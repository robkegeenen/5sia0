==> flow/design.v <==
module STATE_CONTROLLER
#(
	parameter INTERFACE_WIDTH = 32,
	parameter INTERFACE_ADDR_WIDTH = 32,
	parameter STATE_BITS = 2853
)
(
	input iClk,
	input iReset,
	input iStall,
	input iStateReadRequest,
	input iStateWriteRequest,
	input iStateSwapRequest,	
	input iDisableShiftIn,
	input iDisableShiftOut,
	input iDisableExec,
	input [INTERFACE_WIDTH-1:0] iReadAddress,
	input [INTERFACE_WIDTH-1:0] iWriteAddress,
	output oStateSwitchHalt,
	output oBusy,
	input iStateDataOut,
	output oStateDataIn,
	output oStateShift,
	output oStateNewIn,
	output oStateOldOut,	
	output oStateMemReadRequest,
	output oStateMemWriteRequest,
	output [INTERFACE_ADDR_WIDTH-1:0]  oStateMemAddress,
	output [INTERFACE_WIDTH-1:0] oStateMemWriteData,
	input [INTERFACE_WIDTH-1:0] iStateMemReadData,
	input iWriteAccept,
	input iReadValid
);	
	function integer CLogB2;
		input [31:0] Depth;
		integer i;
		begin
			i = Depth;		
			for(CLogB2 = 0; i > 0; CLogB2 = CLogB2 + 1)
				i = i >> 1;
		end
	endfunction	
	localparam INTERFACE_WIDTH_LOG2 = CLogB2(INTERFACE_WIDTH-1);
	localparam INTERFACE_WIDTH_ENABLES = CLogB2(INTERFACE_WIDTH/8-1);
	localparam FSM_WIDTH = 3;
	localparam FSM_STATE_RESET = 3'b000;
	localparam FSM_STATE_IDLE = 3'b001;	
	localparam FSM_STATE_SETSIG = 3'b010;
	localparam FSM_STATE_WAITMEM = 3'b011;
	localparam FSM_STATE_SHIFTIN = 3'b110;
	localparam FSM_STATE_SHIFTOUT = 3'b111;
	localparam TYPE_READ = 2'b00;
	localparam TYPE_WRITE = 2'b01;
	localparam TYPE_SWAP = 2'b10;
	localparam TYPE_INVALID = 2'b11;		
	localparam STATE_BITS_WIDTH = CLogB2(STATE_BITS);			
	reg rStateShift;
	reg rNewStateIn;
	reg rOldStateOut;
	reg rStateReadRequest;	
	reg rStateWriteRequest;
	reg rStateSwapRequest;
	reg rStateReadRequest_prev;	
	reg rStateWriteRequest_prev;
	reg rStateSwapRequest_prev;
	reg rDisableShiftIn;
	reg rDisableShiftOut;
	reg rDisableExec;
	reg [FSM_WIDTH-1:0] rState;
	reg [FSM_WIDTH-1:0] rStateNext;
	reg [1:0] rType;
	reg rSwitchHalt;
	reg [STATE_BITS_WIDTH-1:0] rShiftCount;
	reg [INTERFACE_WIDTH-1:0] rSubState;
	reg rFirstBit;
	reg rWriteRequest;
	reg rReadRequest;
	reg rWriteRequest_prev;
	reg rReadRequest_prev;
	reg rHaltShift;
	reg rShiftDone;
	reg rProcessRead;
	wire wWriteAccept = iWriteAccept;
	wire wReadValid = iReadValid;
	wire [INTERFACE_WIDTH-1:0] wDataIn;
	assign oStateDataIn = (rState == FSM_STATE_SHIFTIN) ? rSubState[0] : 1'b1;		
	assign oStateShift = rStateShift;
	assign oStateNewIn = rNewStateIn;
	assign oStateOldOut = rOldStateOut;
	assign oStateSwitchHalt = rSwitchHalt;
	always @(posedge iClk)
	begin
		if (!iReset)
			rState <= rStateNext;
		else			
			rState <= FSM_STATE_RESET;
	end
	always @(rState or iReset or rStateReadRequest or rStateWriteRequest or rStateSwapRequest or iStateReadRequest or iStateWriteRequest or iStateSwapRequest or rType or iStall or rShiftCount or rShiftDone or rDisableShiftIn or rDisableShiftOut or iDisableShiftIn or rStateReadRequest_prev or rStateWriteRequest_prev or rStateSwapRequest_prev)
	begin
		case (rState)
			FSM_STATE_RESET:
				begin
					if (!iReset)
						rStateNext <= FSM_STATE_IDLE;
					else
						rStateNext <= rState;						
				end
			FSM_STATE_IDLE:
				begin										
					if (!rStateReadRequest_prev & rStateReadRequest)
						rStateNext <= FSM_STATE_SETSIG;
					else if  ((!rStateWriteRequest_prev & rStateWriteRequest) | (!rStateSwapRequest_prev & rStateSwapRequest))
						if (!rDisableShiftIn & !iDisableShiftIn)
							rStateNext <= FSM_STATE_SHIFTIN;
						else
							rStateNext <= FSM_STATE_WAITMEM;
					else
						rStateNext <= rState;					
				end
			FSM_STATE_SETSIG:
				begin
					if (rType != TYPE_WRITE)
						if (!rDisableShiftOut)
							rStateNext <= FSM_STATE_SHIFTOUT;
						else
							rStateNext <= FSM_STATE_IDLE;						
					else
						rStateNext <= FSM_STATE_IDLE;
				end
			FSM_STATE_WAITMEM:  
				begin					
					if (|iStall == 1) 
						rStateNext <= rState;
					else						
						rStateNext <= FSM_STATE_SETSIG;					
				end
			FSM_STATE_SHIFTOUT:
				begin					
					if (rShiftDone)
						rStateNext <= FSM_STATE_IDLE;					
					else						
						rStateNext <= rState;
				end
			FSM_STATE_SHIFTIN:
				begin
					if (rShiftDone)
						rStateNext <= FSM_STATE_WAITMEM;
					else	
						rStateNext <= rState;
				end				
			default:
				begin
					rStateNext <= FSM_STATE_RESET;									
				end
		endcase
	end
	integer gInternalShift;
	always @(posedge iClk)
	begin
		rWriteRequest_prev <= rWriteRequest;
		rReadRequest_prev <= rReadRequest;
		if (rState == FSM_STATE_RESET)
			begin
				rSwitchHalt <= 0;
				rFirstBit <= 1;
				rShiftCount <= 0;
				rOldStateOut <= 0;
				rNewStateIn <= 0;		
				rStateShift <= 0;		
				rWriteRequest <= 0;
				rHaltShift <= 0;
				rShiftDone <= 0;
				rProcessRead <= 0;
				rReadRequest <= 0;
			end
		if (rState == FSM_STATE_IDLE)
			begin
				rSwitchHalt <= 0;
				rShiftCount <= 0;
				rFirstBit <= 1;
				rOldStateOut <= 0;
				rNewStateIn <= 0;		
				rStateShift <= 0;						
				rHaltShift <= 0;
				rShiftDone <= 0;
				rProcessRead <= 0;
				rStateReadRequest <= iStateReadRequest;
				rStateWriteRequest <= iStateWriteRequest;
				rStateSwapRequest <= iStateSwapRequest;
				rStateReadRequest_prev <= rStateReadRequest;
				rStateWriteRequest_prev <= rStateWriteRequest;
				rStateSwapRequest_prev <= rStateSwapRequest;
				rDisableShiftIn <= iDisableShiftIn;
				rDisableShiftOut <= iDisableShiftOut;
				rDisableExec <= iDisableExec;
				case ({rStateReadRequest, rStateWriteRequest, rStateSwapRequest})
					3'b100: rType <= TYPE_READ;
					3'b010: rType <= TYPE_WRITE;
					3'b001: rType <= TYPE_SWAP;
					default: rType <= TYPE_INVALID;											
				endcase
			end
		if (rState == FSM_STATE_SETSIG)
			begin				
				rShiftDone <= 0;
				rShiftCount <= 0;
				rFirstBit <= 1;
				rStateShift <= 0;	
				if (!rDisableExec)
					case (rType)
						TYPE_READ: rOldStateOut <= 1'b1;
						TYPE_WRITE: rNewStateIn <= 1'b1;
						TYPE_SWAP:
							begin
								rOldStateOut <= 1'b1;
								rNewStateIn <= 1'b1;
							end
					endcase
			end
		else
			begin
				rOldStateOut <= 1'b0;
				rNewStateIn <= 1'b0;
			end
		if (rState == FSM_STATE_SHIFTIN)	
			begin
				if (rShiftCount[INTERFACE_WIDTH_LOG2-1:0] == 0 & !rReadRequest & !rProcessRead)
					begin
						rReadRequest <= 1;
						rProcessRead <= 0;
					end					
				if (wReadValid)
					begin
						rReadRequest <= 0;						
						rSubState <= wDataIn;
						rProcessRead <= 1;
						rStateShift <= 1;
					end
				if (rShiftCount >= STATE_BITS-1)
					rStateShift <= 0;
				if (rShiftCount < STATE_BITS)
					begin										
							if (rProcessRead)
								begin
									if (rShiftCount[INTERFACE_WIDTH_LOG2-1:0] == INTERFACE_WIDTH-1)
										begin
											rProcessRead <=0;
											rStateShift <= 0;
										end
									rShiftCount <= rShiftCount + 1'd1;			
									for (gInternalShift=1; gInternalShift<INTERFACE_WIDTH; gInternalShift=gInternalShift+1)
										begin
											rSubState[gInternalShift-1] <= rSubState[gInternalShift];
										end
								end
					end										
				else
					begin						
						rShiftDone <= 1;
					end			
			end
		if (rState == FSM_STATE_SHIFTOUT)	
			begin
				rSwitchHalt <= 0;				
				rFirstBit <= 0;
				if (rShiftCount < STATE_BITS)
					begin
						if (!rWriteRequest & !rFirstBit)																						
								rShiftCount <= rShiftCount + 1'd1;															
					end
				else
					begin
						rStateShift <= 1'b0;						
						rWriteRequest <= 1'b1;					
						rHaltShift <= 1'b1;
					end
				if (rShiftCount[INTERFACE_WIDTH_LOG2-1:0] == INTERFACE_WIDTH-2)
					begin
						rHaltShift <= 1;						
					end
				if (!rHaltShift)
					begin
						rStateShift <= 1;						
					end
				else
					rStateShift <= 0;
				rWriteRequest <= rHaltShift;
				if (!rWriteRequest)
					begin						
						rSubState[rShiftCount[INTERFACE_WIDTH_LOG2-1:0]] <= iStateDataOut ;						
					end				
			end
		if (rState == FSM_STATE_WAITMEM)
			begin
				rSwitchHalt <= 1;
			end
		if (wWriteAccept)
			begin
				rSubState <= 32'b1;
				rWriteRequest <= 0;
				rHaltShift <= 0;
				rStateShift <= 1;		
				if (rShiftCount == STATE_BITS)
					rShiftDone <= 1;
			end			
	end
	assign oStateMemWriteData= rSubState;
	assign oStateMemAddress = {(rShiftCount[STATE_BITS_WIDTH-1:5]-(rReadRequest ? 0: 1)+(rShiftCount == STATE_BITS) + (rReadRequest ? iWriteAddress: iReadAddress)), {(INTERFACE_WIDTH_ENABLES){1'b0}}};	
	assign wDataIn = iStateMemReadData;
	assign oStateMemReadRequest = rReadRequest & !rReadRequest_prev;
	assign oStateMemWriteRequest = rWriteRequest & !rWriteRequest_prev;
	assign oBusy = (rState != FSM_STATE_IDLE);
endmodule
======== From RTL to reports: STATE_CONTROLLER ========
The steps from the RTL of STATE_CONTROLLER to its reports follow in flow order.
Line numbers count from 1 in the design file above.
Operators: Yosys type, input widths -> output width; for muxes data width and select width s.
Library cell names are shortened.
Not given: --
set-up
  top ..................................... STATE_CONTROLLER
  clock input ............................. iClk
  cell library ............................ sky130hd
  timing corner ........................... tt_025C_1v80

======== Word level ========
Yosys after proc, flatten, opt, wreduce and memory -nomap, before mapping. Memory bits, and registers merged into a memory's read port (data or address), are not among the register bits. Print and check cells are not counted.
operators by class
  add/sub/neg operators ................... 5
  $lt $le $gt $ge ......................... 2
  eq/ne operators ......................... 20
  shift-type cells ........................ 2
  muxes and demuxes ....................... 109
  bitwise logic cells ..................... 13
  reductions and logical operators ........ 20
operators by type and width
  kind                    number
  $mux 12                 9
  $mux 32                 3
  $mux 1                  84
  $mux 31                 2
  $shift 1x6->32          1
  $shift 1x6->32 const A  1
  $and 32x32->32          1
  $or 32x32->32           1
  $not 32->32             1
  $add 30x30->30          1
  $mux 30                 1
  $eq 12x12->1 const B    2
  $mux 3                  8
  $pmux 3 s6              1
  $add 12x1->12 const B   1
  $ge 12x12->1 const B    1
  $lt 12x12->1 const B    1
  $logic_not 1->1         11
  $eq 5x5->1 const B      2
  $and 1x1->1             9
  $eq 3x2->1 const B      3
  $eq 3x3->1 const B      3
  $add 8x2->9             1
  $sub 7x1->8             1
  $ne 2x2->1 const B      3
  $eq 3x1->1 const B      2
  $reduce_bool 3->1       2
  $neg 5->6               1
Not listed: further kinds 13, cells in them 14.
word-level totals
  register bits ........................... 70
  output and inout bits ................... 72

======== Depth ========
Yosys ltp: most cells in a row. Word level: on the elaborated netlist, between registers, memories and ports. Mapped: between sequential cells and ports; inverters and the memories' decode and read muxes count.
depth
  depth after elaboration ................. 11
  ABC_AREA ................................ 0
  gate-level depth with buffers ........... 20
  depth with buffers taken out ............ 18

======== Netlist ========
Yosys stat after the flow's synthesis: flattened, memories mapped to cells. It holds for the ABC_AREA given above (unset counts as 0); a run with the other value may have another netlist.
mapped netlist
  standard cells after synthesis .......... 777
  mapped area ............................. 6331.1 um2
  mapped flip-flops ....................... 75
  buffer cells ............................ 44
cell types
  cell      number  area in all (um2)
  dfxtp_1   63      1261.21
  ha_1      42      525.504
  edfxtp_1  12      360.346
  mux2_2    31      349.085
  a21oi_1   63      315.302
  nand2_1   72      270.259
  o21ai_0   53      265.254
  nor2_1    64      240.23
  xnor2_1   25      218.96
  o221ai_1  18      157.651
  inv_1     31      116.362
  a21o_1    15      112.608
  nand3b_1  14      105.101
  xor2_1    12      105.101
  nand3_1   18      90.086
  nand2b_1  14      87.584
  clkbuf_1  23      86.333
  o211ai_1  11      82.579
Not listed: further types 58, cells in them 196.

======== Worst setup path after synthesis ========
Source: OpenSTA report_checks on the synthesized netlist (no wires, ideal clock, input and output delay 20% of the period each), path of least setup slack; recovery checks are left aside. Register names are those of the netlist, which keeps one name where synthesis merged equal registers.
path post-synthesis
  path kind ............................... register -> output
  start point ............................. register rReadRequest
  end point ............................... output oStateMemAddress[24]
  clock period ............................ 10.0 ns
  launch time at the first pin ............ 0.000 ns
  arrival ................................. 4.618 ns
  slack ................................... 3.382 ns
  delay of the path ....................... 4.618 ns
  driving pins on the path ................ 18
  path buffers ............................ 3
  synthesis period reached ................ 6.618 ns
"delay of the path" is the arrival time less input delay plus setup time.
A path that ends at an output port has no setup time.
"driving pins on the path" counts driving pins, that of a launching flip-flop among them; a cell with two outputs on the path counts twice.
"synthesis period reached" = period - worst setup slack (recovery checks aside). The figure is calculated, with input and output delays left at 20% of the set period.
The rows between start and end are the longest chain of elaborated cells between them; the timing report does not say that the signal goes this way. Where chains are equally long, one stands for them.
A line is the first line of the expression or statement that the cell stems from. Yosys adds cells for indexed reads and writes and turns some case tables into memories.
At most two assigning lines are given for a register; there are more.
on the way, post-synthesis
  path through ............................ dfxtp_1 -> clkbuf_1 -> clkbuf_1 -> inv_1 -> ha_1 -> inv_1 -> ha_1 -> ha_1 -> a21oi_1 -> ha_1 -> buf_2 -> o21ai_0 -> o21ai_1 -> a221oi_2 -> o21ai_2 -> a31oi_4 -> o21ai_0 -> xnor2_1
  length of the longest elaborated chain .. 4
  elaborated cells on any way between the ends .. 5
  RTL lines with such cells ............... 1
ends and longest elaborated chain, post-synthesis
  item            RTL line  source
  from (decl)     77        reg rReadRequest;
  from (assign)   174       rReadRequest <= 0;
  from (assign)   229       rReadRequest <= 1;
  $mux 1          308       assign oStateMemAddress = {(rShiftCount[STATE_BITS_WIDTH-1:5]-(rReadRequest ? 0: 1)+(rShiftCount == STATE_BITS ...
  $sub 7x1->8     308
  $add 8x2->9     308
  $add 30x30->30  308
  to (decl)       28        output [INTERFACE_ADDR_WIDTH-1:0] oStateMemAddress,

======== Path in the finished layout ========
From the final timing report of flow run A: the path of least setup slack in the routed layout; clock arrival at registers is part of the times.
path post-layout
  path kind ............................... input -> output
  start point ............................. input iReadAddress[0]
  end point ............................... output oStateMemAddress[30]
  clock period ............................ 7.32 ns
  launch time at the first pin ............ 1.46 ns
  arrival ................................. 4.20 ns
  slack ................................... 1.65 ns
  driving pins on the path ................ 13
  path buffers ............................ 3
The rows between start and end are the longest chain of elaborated cells between them; the timing report does not say that the signal goes this way. Where chains are equally long, one stands for them.
on the way, post-layout
  path through ............................ dlygate4sd2_1 -> mux2_4 -> ha_4 -> fa_2 -> a21oi_2 -> o211ai_1 -> a221oi_2 -> o21ai_2 -> a31oi_4 -> o21a_1 -> buf_4 -> o311ai_2 -> buf_2
  length of the longest elaborated chain .. 2
  elaborated cells on any way between the ends .. 2
  RTL lines with such cells ............... 1
ends and longest elaborated chain, post-layout
  item            RTL line  source
  from (decl)     17        input [INTERFACE_WIDTH-1:0] iReadAddress,
  $mux 30         308       assign oStateMemAddress = {(rShiftCount[STATE_BITS_WIDTH-1:5]-(rReadRequest ? 0: 1)+(rShiftCount == STATE_BITS ...
  $add 30x30->30  308
  to (decl)       28        output [INTERFACE_ADDR_WIDTH-1:0] oStateMemAddress,

Wiki page: STATE_CONTROLLER / flow data

Measured results for STATE_CONTROLLER: 2 stored runs of the Yosys and OpenROAD flow on sky130hd. The settings differ; the order carries no meaning. The constraints put input and output delay at 20% of the set period each and load the outputs with 0.01 pF.
"achieved clock period" is the run's clock period less its worst setup slack. It is reckoned from that one timing run; input and output delays stay at 20% of the period that was set.
"critical setup path time": the worst setup path's part of the clock period (all of it between registers, 20% less for each end at a port) less its slack. A launch clock that arrives late makes it longer, a capture clock that arrives late makes it shorter.
"overall power" rests on the timing tool's default activity at the inputs, not on a simulated workload.

---- flow run A ----
settings
  period_ns = 7.32
  SETUP_SLACK_MARGIN = 1.69
  CAP_MARGIN = 20
  CORE_MARGIN = 2
  CORE_UTILIZATION = 40
  SLEW_MARGIN = 20
results
  worst setup slack after layout .......... 1.652 ns
  worst hold slack after layout ........... 0.410 ns
  chip area in the Yosys report ........... 6331.1 um2
  overall power ........................... 1300 uW
  utilization after layout ................ 58.8 %
  critical setup path time ................ 2.74 ns
  critical path kind ...................... input -> output
  achieved clock period ................... 5.668 ns
  die outline area ........................ 16850.6 um2
  standard-cell area after layout ......... 9008.6 um2
  total negative setup slack .............. 0.000 ns

---- flow run B ----
settings
  period_ns = 4.92
  CORE_UTILIZATION = 51
  PLACE_DENSITY_LB_ADDON = 0.15
  CORE_MARGIN = 2
  TNS_END_PERCENT = 25
  ABC_AREA = 0
  MAX_ROUTING_LAYER = met5
  CAP_MARGIN = 20
  SLEW_MARGIN = 20
results
  worst setup slack after layout .......... -0.262 ns
  worst hold slack after layout ........... 0.412 ns
  chip area in the Yosys report ........... 6331.1 um2
  overall power ........................... 2080 uW
  utilization after layout ................ 80.1 %
  critical setup path time ................ 4.20 ns
  critical path kind ...................... register -> output
  achieved clock period ................... 5.182 ns
  die outline area ........................ 13320.6 um2
  standard-cell area after layout ......... 9661.8 um2
  total negative setup slack .............. -1.332 ns
